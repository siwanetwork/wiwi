==> flow/design.v <==
module spi_csr_interface #(
    parameter BASE_ADDR = 8'h00   
)(
    input wire clk,
    input wire rst_n,
    input wire [7:0] sys_addr,       
    input wire [7:0] sys_data_in,    
    output reg [7:0] sys_data_out,   
    output reg sys_ack,              
    input wire sys_read_write,       
    input wire sys_strobe            
);
    reg [7:0] scratch_pad [0:7];
    wire [7:0] version_major = 8'h01;
    wire [7:0] version_minor = 8'h00;
    wire [7:0] offset_addr = sys_addr - BASE_ADDR;
    always @(posedge clk or negedge rst_n) begin
        if (!rst_n) begin
            sys_ack <= 1'b0;
            sys_data_out <= 8'b0;
        end else if (sys_strobe) begin
            sys_ack <= 1'b1;
            if (sys_addr >= BASE_ADDR && sys_addr < (BASE_ADDR + 8'h0A)) begin
                case (offset_addr)
                    8'h00, 8'h01, 8'h02, 8'h03, 8'h04, 8'h05, 8'h06, 8'h07: begin
                        if (sys_read_write) begin
                            scratch_pad[offset_addr[2:0]] <= sys_data_in;
                        end else begin
                            sys_data_out <= scratch_pad[offset_addr[2:0]];
                        end
                    end
                    8'h08: begin
                        sys_data_out <= version_major;
                    end
                    8'h09: begin
                        sys_data_out <= version_minor;
                    end
                    default: sys_data_out <= 8'h00;
                endcase
            end else begin
                sys_ack <= 1'b0;
                sys_data_out <= 8'h00;
            end
        end else begin
            sys_ack <= 1'b0;
        end
    end
endmodule
Reports on spi_csr_interface. The steps from the RTL of spi_csr_interface to its reports follow in flow order. Line numbers count from 1 in the design file above. Operators: Yosys type, input widths -> output width; for muxes data width and select width s. Cell names lack the library's common part. Not given: n/a

Design top: spi_csr_interface. Clock: clk. Library: sky130hd. Corner: tt_025C_1v80.

Word-level counts. Counts by Yosys on the flattened word-level netlist (proc, flatten, opt, wreduce). Print and check cells are left out. Cells with the same type and inputs are merged into one.

Under register bits after elaboration stands 73. Under input bits stands 20. The entry for output and inout bits reads 9. The figure for elaborated cells is 47.

For order comparisons the number is 2. Under equality and inequality tests stands 16. The figure for mux-type cells is 6. Under reduce/logical cells stands 13.

Operators by type and width (number): $pmux 8 s8 (1); $reduce_and 6->1 (8); $eq 8x3->1 const B (4); $eq 8x2->1 const B (2); $pmux 8 s2 (1); $mux 8 (2); $eq 3x3->1 const B (4); $ge 8x1->1 const B (1); $eq 8x1->1 const B (1); $lt 8x4->1 const B (1); $eq 8x4->1 const B (1); $logic_not 8->1 (1); $reduce_or 8->1 (1); $eq 3x2->1 const B (2); $eq 3x1->1 const B (1); $ne 3x3->1 const B (1); $logic_not 3->1 (1); $reduce_and 2->1 (1); $mux 1 (2); $logic_and 1x1->1 (1).

Logic depth. Longest topological path by Yosys (ltp), each cell counted once; first at word level (registers and memories cut), then after technology mapping (sequential cells cut; the memories' decode and read muxes count).

Word-level depth: 5. For ABC_AREA the number is 0. The figure for mapped depth is 6. The entry for depth with buffers taken out reads 4.

After synthesis. Source: synth_stat.txt of the flow (Yosys; design flattened, memories mapped). It holds for the ABC_AREA given above (unset counts as 0); a run with the other value may have another netlist.

Cells by type: edfxtp_1 (number 64, area in all 1.92E+03 um^2); dfrtp_1 (number 9, area in all 225.216 um^2); mux2i_1 (number 21, area in all 210.202 um^2); nor2_1 (number 15, area in all 56.304 um^2); o31ai_1 (number 7, area in all 52.55 um^2); buf_6 (number 4, area in all 45.043 um^2); nand2b_1 (number 7, area in all 43.792 um^2); nand2_1 (number 10, area in all 37.536 um^2); a2bb2oi_1 (number 4, area in all 35.034 um^2); a211oi_1 (number 4, area in all 30.029 um^2); a21oi_1 (number 6, area in all 30.029 um^2); a2111oi_4 (number 1, area in all 27.526 um^2); o22ai_1 (number 4, area in all 25.024 um^2); nor4_4 (number 1, area in all 21.27 um^2); and3_1 (number 3, area in all 18.768 um^2); buf_2 (number 3, area in all 15.014 um^2); buf_4 (number 2, area in all 15.014 um^2); nand3_1 (number 3, area in all 15.014 um^2).

Other cell types: 18; their cells: 23.

The entry for mapped cells reads 191. The entry for synthesis area reads 3006.6 um^2. Under sequential area stands 2147.1 um^2. For flip-flops the number is 73. For buffer cells the number is 9.

Timing after synthesis. Source: OpenSTA report_checks on the synthesized netlist (no wires, ideal clock, input and output delay 20% of the period each), path of least setup slack; recovery checks are left aside. Register names are those of the netlist, which keeps one name where synthesis merged equal registers.

Path kind: in2reg. Start point: input sys_addr[5]. End point: register scratch_pad[1][0]. The entry for clock period reads 2.22 ns. The entry for external input delay reads 0.444 ns. The entry for library setup time reads 0.383 ns. The figure for time at the first pin is 0.444 ns. The figure for arrival time is 1.634 ns. Under data required time stands 1.837 ns. The entry for slack reads 0.202 ns. The figure for path delay is 1.573 ns. The entry for stages on the path reads 3. Buffers on the path: 0. For synthesis period reached the number is 2.018 ns.

"path delay" = arrival - input delay + setup time. "stages on the path" counts driving pins, that of a launching flip-flop among them; a cell with two outputs on the path counts twice. "synthesis period reached" is the clock period less the worst setup slack; recovery checks do not enter. This is arithmetic on one report: input and output delays are still those of the set period (20% each). Between the ends stands the longest chain of elaborated cells between them, by number of cells; it is not shown to be the way that was timed. Of several equally long chains one is given. A line is the first line of the expression or statement that the cell stems from. Yosys adds cells for indexed reads and writes and turns some case tables into memories. Lines with a computed index may be missing from the assigning lines.

Cells stage by stage: nor4_4 nand4_2 nor3_1. The figure for length of the longest elaborated chain is 3. Elaborated cells on any way between the ends: 13. The figure for source lines of those cells is 2. Those cells by class: 2 x compare; 7 x eq/ne; 4 x reduce/logical.

Ends and longest elaborated chain, post-synthesis: from (decl) (line 6) `input wire [7:0] sys_addr,`; $ge 8x1->1 (line 23) `if (sys_addr >= BASE_ADDR && sys_addr < (BASE_ADDR + 8'h0A)) begin`; $logic_and 1x1->1 (line 23); $reduce_and 6->1; to (decl) (line 13) `reg [7:0] scratch_pad [0:7];`.

Worst path after layout. Path of least setup slack in the final report of run A (OpenROAD, finished layout, wires in). Where an end is a register, its clock arrival counts in the times.

Path kind: in2reg. Start point: input sys_addr[5]. End point: register scratch_pad[2][7]. The entry for clock period reads 2.19 ns. The entry for external input delay reads 0.44 ns. The entry for library setup time reads 0.28 ns. The figure for time at the first pin is 0.44 ns. The figure for arrival time is 2.05 ns. Under data required time stands 2.26 ns. The entry for slack reads 0.20 ns. The entry for stages on the path reads 6. Buffers on the path: 3.

Between the ends stands the longest chain of elaborated cells between them, by number of cells; it is not shown to be the way that was timed. Of several equally long chains one is given. Lines with a computed index may be missing from the assigning lines.

Cells stage by stage: clkdlybuf4s50_1 nor4_4 nand4_2 buf_4 nor3_1 buf_4. The figure for length of the longest elaborated chain is 3. Elaborated cells on any way between the ends: 13. The figure for source lines of those cells is 2. Those cells by class: 2 x compare; 7 x eq/ne; 4 x reduce/logical.

Ends and longest elaborated chain, after layout: from (decl) (line 6) `input wire [7:0] sys_addr,`; $ge 8x1->1 (line 23) `if (sys_addr >= BASE_ADDR && sys_addr < (BASE_ADDR + 8'h0A)) begin`; $logic_and 1x1->1 (line 23); $reduce_and 6->1; to (decl) (line 13) `reg [7:0] scratch_pad [0:7];`.

Add stored flow runs of spi_csr_interface

2 stored runs of spi_csr_interface in the flow (synthesis by Yosys, layout by OpenROAD, sky130hd cells), in arbitrary order. Constraints: input delay and output delay 20% of the set period each, output load 0.01 pF. By "clock period reached" is meant the clock period of the run minus its worst setup slack. This is arithmetic on one report: input and output delays are still those of the set period (20% each). "allowed time less slack (worst setup path)" means the part of the period allowed to the worst setup path (the constraints hold back 20% at inputs and 20% at outputs) less its slack; where the path has registers, the arrival times of their clocks count too. "overall power" rests on the timing tool's default activity at the inputs, not on a simulated workload.

Files of run A:
==> flow/run.sh <==
#!/bin/bash
# the make line also repeats the synthesis and layout settings of config.mk as NAME=value (left out here)
make -C /OpenROAD-flow-scripts/flow DESIGN_CONFIG=/design/flow/config.mk WORK_HOME=/design/flow/orfs CLKGATE_MAP_FILE= finish
==> flow/config.mk <==
export PLATFORM = sky130hd
export DESIGN_NAME = spi_csr_interface
export DESIGN_NICKNAME = spi_csr_interface
export VERILOG_FILES = /design/flow/design.v
export SDC_FILE = /design/flow/constraint.sdc
export NUM_CORES = 4
export LEC_CHECK = 0
export CAP_MARGIN = 20
export CORE_MARGIN = 2
export CORE_UTILIZATION = 27
export SLEW_MARGIN = 20
==> flow/constraint.sdc <==
create_clock -name core_clock -period 2.19 [get_ports {clk}]
set_input_delay 0.4380 -clock core_clock [delete_from_list [all_inputs] [get_ports {clk}]]
set_output_delay 0.4380 -clock core_clock [all_outputs]
set_load 0.01 [all_outputs]

Results of run A. The measured synthesized cell area is 3006.6 um^2. The die area is 11995.7 um^2. The standard-cell area after layout comes to 3888.7 um^2. For the final design utilization the run shows 0.359. The lowest setup slack stands at 0.203 ns. The measured sum of negative setup slack is 0.000 ns. The overall power stands at 2.976 mW. The clock period reached stands at 1.987 ns. The allowed time less slack (worst setup path) is 1.55 ns. Critical path kind: in2reg.

Files of run B:
==> flow/run.sh <==
#!/bin/bash
# the make line also repeats the synthesis and layout settings of config.mk as NAME=value (left out here)
make -C /OpenROAD-flow-scripts/flow DESIGN_CONFIG=/design/flow/config.mk WORK_HOME=/design/flow/orfs CLKGATE_MAP_FILE= finish
==> flow/config.mk <==
export PLATFORM = sky130hd
export DESIGN_NAME = spi_csr_interface
export DESIGN_NICKNAME = spi_csr_interface
export VERILOG_FILES = /design/flow/design.v
export SDC_FILE = /design/flow/constraint.sdc
export NUM_CORES = 4
export LEC_CHECK = 0
export CAP_MARGIN = 5
export CELL_PAD_IN_SITES_GLOBAL_PLACEMENT = 3
export CORE_MARGIN = 2
export CORE_UTILIZATION = 39
export GPL_ROUTABILITY_DRIVEN = 0
export PLACE_DENSITY = 0.9
export SLEW_MARGIN = 20
==> flow/constraint.sdc <==
create_clock -name core_clock -period 3.72 [get_ports {clk}]
set_input_delay 0.7440 -clock core_clock [delete_from_list [all_inputs] [get_ports {clk}]]
set_output_delay 0.7440 -clock core_clock [all_outputs]
set_load 0.01 [all_outputs]

Results of run B. The measured synthesized cell area is 3006.6 um^2. The die area is 8427.2 um^2. The standard-cell area after layout comes to 3672.3 um^2. For the final design utilization the run shows 0.483. The lowest setup slack stands at 1.161 ns. The measured sum of negative setup slack is 0.000 ns. The overall power stands at 1.729 mW. The clock period reached stands at 2.559 ns. The allowed time less slack (worst setup path) is 1.81 ns. Critical path kind: in2reg.
