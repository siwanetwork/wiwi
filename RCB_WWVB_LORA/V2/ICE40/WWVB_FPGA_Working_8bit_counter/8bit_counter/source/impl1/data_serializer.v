==> flow/design.v <==
module synchronizer (
    input wire clk,         
    input wire async_in,    
    output wire sync_out    
);
    reg sync_ff1;
    reg sync_ff2;
    always @(posedge clk) begin
        sync_ff1 <= async_in;   
        sync_ff2 <= sync_ff1;   
    end
    assign sync_out = sync_ff2;
endmodule
module single_bit_fifo_cdc (
    input wire clk,        
    input wire rst,        
    input wire data_in,    
    output reg data_out    
);
    reg [1:0] fifo;        
    reg rd_ptr, wr_ptr;    
    always @(negedge clk or posedge rst) begin
        if (rst) begin
            wr_ptr <= 1;
            fifo[0] <= 0;
            fifo[1] <= 0;
        end else begin
            fifo[wr_ptr] <= data_in;
            wr_ptr <= ~wr_ptr;
        end
    end
    always @(posedge clk or posedge rst) begin
        if (rst) begin
            rd_ptr <= 0;
            data_out <= 0;
        end else begin
            data_out <= fifo[rd_ptr];
            rd_ptr <= ~rd_ptr;
        end
    end
endmodule
module data_synchronizer (
    input wire clk,        
    input wire rst,        
    input wire data_in,    
    output reg data_out    
);
    reg sampled_data;      
    reg fifo_stage1, fifo_stage2;   
    always @(negedge clk or posedge rst) begin
        if (rst) begin
            sampled_data <= 0;
        end else begin
            sampled_data <= data_in;
        end
    end
    always @(posedge clk or posedge rst) begin
        if (rst) begin
            fifo_stage1 <= 0;
            fifo_stage2 <= 0;
            data_out <= 0;
        end else begin
            fifo_stage1 <= sampled_data;   
            fifo_stage2 <= fifo_stage1;    
            data_out <= fifo_stage2;       
        end
    end
endmodule
module dio0_state_machine (
    input wire clk,             
    input wire reset,           
    input wire dio0_in,         
    input wire stm_toggle_in,   
    output reg output_signal    
);
    localparam RESET   = 2'b00;
    localparam STATE_1 = 2'b01;
    localparam STATE_2 = 2'b10;
    reg [1:0] current_state, next_state;
    reg dio0_in_sync1, dio0_in_sync2;
    reg stm_toggle_in_sync1, stm_toggle_in_sync2;
    reg dio0_in_d, stm_toggle_in_d;
    always @(posedge clk or posedge reset) begin
        if (reset) begin
            current_state <= RESET;
            dio0_in_sync1 <= 1'b0;
            dio0_in_sync2 <= 1'b0;
            stm_toggle_in_sync1 <= 1'b0;
            stm_toggle_in_sync2 <= 1'b0;
            dio0_in_d <= 1'b0;
            stm_toggle_in_d <= 1'b0;
        end else begin
            current_state <= next_state;
            dio0_in_sync1 <= dio0_in;
            dio0_in_sync2 <= dio0_in_sync1;
            dio0_in_d <= dio0_in_sync2;
            stm_toggle_in_sync1 <= stm_toggle_in;
            stm_toggle_in_sync2 <= stm_toggle_in_sync1;
            stm_toggle_in_d <= stm_toggle_in_sync2;
        end
    end
    always @(*) begin
        next_state = current_state;
        output_signal = 1'b1;  
        case (current_state)
            RESET: begin
                output_signal = 1'b1;
                if (dio0_in_sync2 && !dio0_in_d) begin  
                    next_state = STATE_1;
                end
            end
            STATE_1: begin
                output_signal = 1'b0;
                if (stm_toggle_in_sync2 && !stm_toggle_in_d) begin  
                    next_state = STATE_2;
                end
            end
            STATE_2: begin
                output_signal = 1'b0;
                if (!stm_toggle_in_sync2 && stm_toggle_in_d) begin  
                    next_state = RESET;
                end
            end
            default: begin
                next_state = RESET;
            end
        endcase
    end
endmodule
module data_serializer (
    input wire clk,              
    input wire rst,              
    input wire [12:0] data_in,   
    input wire data_strobe,      
    output wire clk_out,          
    output reg data_out          
);
    reg [15:0] shift_reg;
	reg clk_out_enable;
    reg [5:0] bit_counter;
	reg [15:0] test_counter; 
    parameter STATE_A = 1'b0, STATE_B = 1'b1;
    reg state, next_state;
	reg data_strobe_d;   
    always @(*) begin
        next_state = state;  
        if (data_strobe && !data_strobe_d) begin   
            case (state)
                STATE_A: next_state = STATE_B;
                STATE_B: next_state = STATE_A;
                default: next_state = STATE_A;
            endcase
        end
    end
    always @(posedge clk or posedge rst) begin
        if (rst) begin
            state <= STATE_A;
            data_strobe_d <= 0;
        end else begin
            state <= next_state;
            data_strobe_d <= data_strobe;   
        end
    end
	always @(negedge clk or posedge rst) begin
		if (rst) begin
			clk_out_enable <= 1'b0;
		end else if ( bit_counter != 0 ) begin
			clk_out_enable <= 1'b1;
		end else begin
			clk_out_enable <= 1'b0;
		end
	end
	assign clk_out = (clk_out_enable) ? clk : 0;	
    always @(posedge clk or posedge rst) begin
        if (rst) begin
            bit_counter <= 6'b0;
			data_out <= 0;
			shift_reg <= 16'b0;
			test_counter <= 16'b0;
        end else if (data_strobe) begin
            bit_counter <= 6'd16;
			shift_reg <= { { 3{ data_in[12] } }, data_in };  
			test_counter <= test_counter + 1;
        end else if ( bit_counter != 0 ) begin
			bit_counter <= bit_counter - 1'b1;
			data_out <= shift_reg[0];
            shift_reg <= {1'b0, shift_reg[15:1]};
		end else begin
			data_out <= 0;
		end
    end
endmodule
== Tool chain data of data_serializer ==
Tool output for the design above, in the order of the flow.
Lines are those of the file above, counted from 1.
Operators: Yosys type, input widths -> output width; for muxes data width and select width s.
Cell names lack the library's common part.
A cell with -- has no value.
Inputs
  top module: data_serializer
  clock input: clk
  library: sky130hd
  timing corner: tt_025C_1v80

== Elaborated design ==
Source: Yosys, flattened and elaborated, memories not mapped. Widths are those after wreduce. Registers that Yosys merges into a memory's read port (data or address) are not register bits. Print and check cells do not count. Equal cells are merged and count once.
Operators by class
  multiplexer cells: 7
  reductions and logical operators: 2
  add/sub/neg operators: 1
Operators by type and width (count)
  $mux 16: 2
  $mux 6: 2
  $sub 6x1->6 const B: 1
  $reduce_bool 6->1: 1
  $mux 1: 3
  $reduce_bool 2->1: 1
Word-level totals
  output and inout port bits: 2
  bits in registers: 24

== Logic depth ==
Longest topological path by Yosys (ltp), each cell counted once; first at word level (registers and memories cut), then after technology mapping (sequential cells cut; the memories' decode and read muxes count).
Logic depth
  word-level depth: 3
  ABC_AREA: 1
  depth in mapped cells: 7

== Mapped cells and area ==
Source: synth_stat.txt of the flow (Yosys; design flattened, memories mapped). It holds for the ABC_AREA given above (unset counts as 0); a run with the other value may have another netlist.
Synthesis totals
  area of sequential cells: 600.6 sq um
  flip-flops: 24
  cell count: 167
  mapped area: 1237.4 sq um
  buffers: 6
Cells by type
  dfrtp_1: count 23, total area 575.552 sq um
  nand2_1: count 103, total area 386.621 sq um
  nand3_1: count 8, total area 40.038 sq um
  inv_1: count 10, total area 37.536 sq um
  dfrtn_1: count 1, total area 25.024 sq um
  ha_1: count 2, total area 25.024 sq um
  nor2_8: count 1, total area 20.019 sq um
  nor2_1: count 5, total area 18.768 sq um
  nand3_4: count 1, total area 17.517 sq um
  buf_2: count 3, total area 15.014 sq um
  nand4_1: count 2, total area 12.512 sq um
  nand4_2: count 1, total area 12.512 sq um
  buf_6: count 1, total area 11.261 sq um
  nor2_4: count 1, total area 11.261 sq um
  buf_4: count 1, total area 7.507 sq um
  nor2_2: count 1, total area 6.256 sq um
  or2_2: count 1, total area 6.256 sq um
  o21ai_0: count 1, total area 5.005 sq um
  clkbuf_1: count 1, total area 3.754 sq um

# Flow runs of data_serializer

data_serializer through Yosys and OpenROAD on sky130hd: 2 stored runs, unordered, with their settings and measured results. The constraints put input and output delay at 20% of the set period each and load the outputs with 0.01 pF.
"finish__power__total" rests on the timing tool's default activity at the inputs, not on a simulated workload.

settings of run 1
{
  "period_ns": 1.69,
  "CORE_UTILIZATION": 34,
  "PLACE_DENSITY_LB_ADDON": 0.13,
  "HOLD_SLACK_MARGIN": 0.27,
  "CORE_MARGIN": 5,
  "CELL_PAD_IN_SITES_GLOBAL_PLACEMENT": 2,
  "ABC_AREA": 1,
  "CTS_CLUSTER_DIAMETER": 194,
  "CAP_MARGIN": 15,
  "SLEW_MARGIN": 35,
  "MAX_ROUTING_LAYER": "met5"
}
report of run 1
yosys chip area after synthesis (um^2): 1237.4
finish__design__die__area: 4946.3
finish__design__instance__utilization: 0.4545
finish__timing__setup__ws: -0.476
finish__timing__hold__ws: 0.401
finish__power__total: 2.165e-03

settings of run 2
{
  "period_ns": 4.41,
  "CAP_MARGIN": 20,
  "CORE_MARGIN": 2,
  "CORE_UTILIZATION": 40,
  "SLEW_MARGIN": 20
}
report of run 2
yosys chip area after synthesis (um^2): 1234.9
finish__design__die__area: 3548.0
finish__design__instance__utilization: 0.4933
finish__timing__setup__ws: 0.138
finish__timing__hold__ws: 0.525
finish__power__total: 8.657e-04
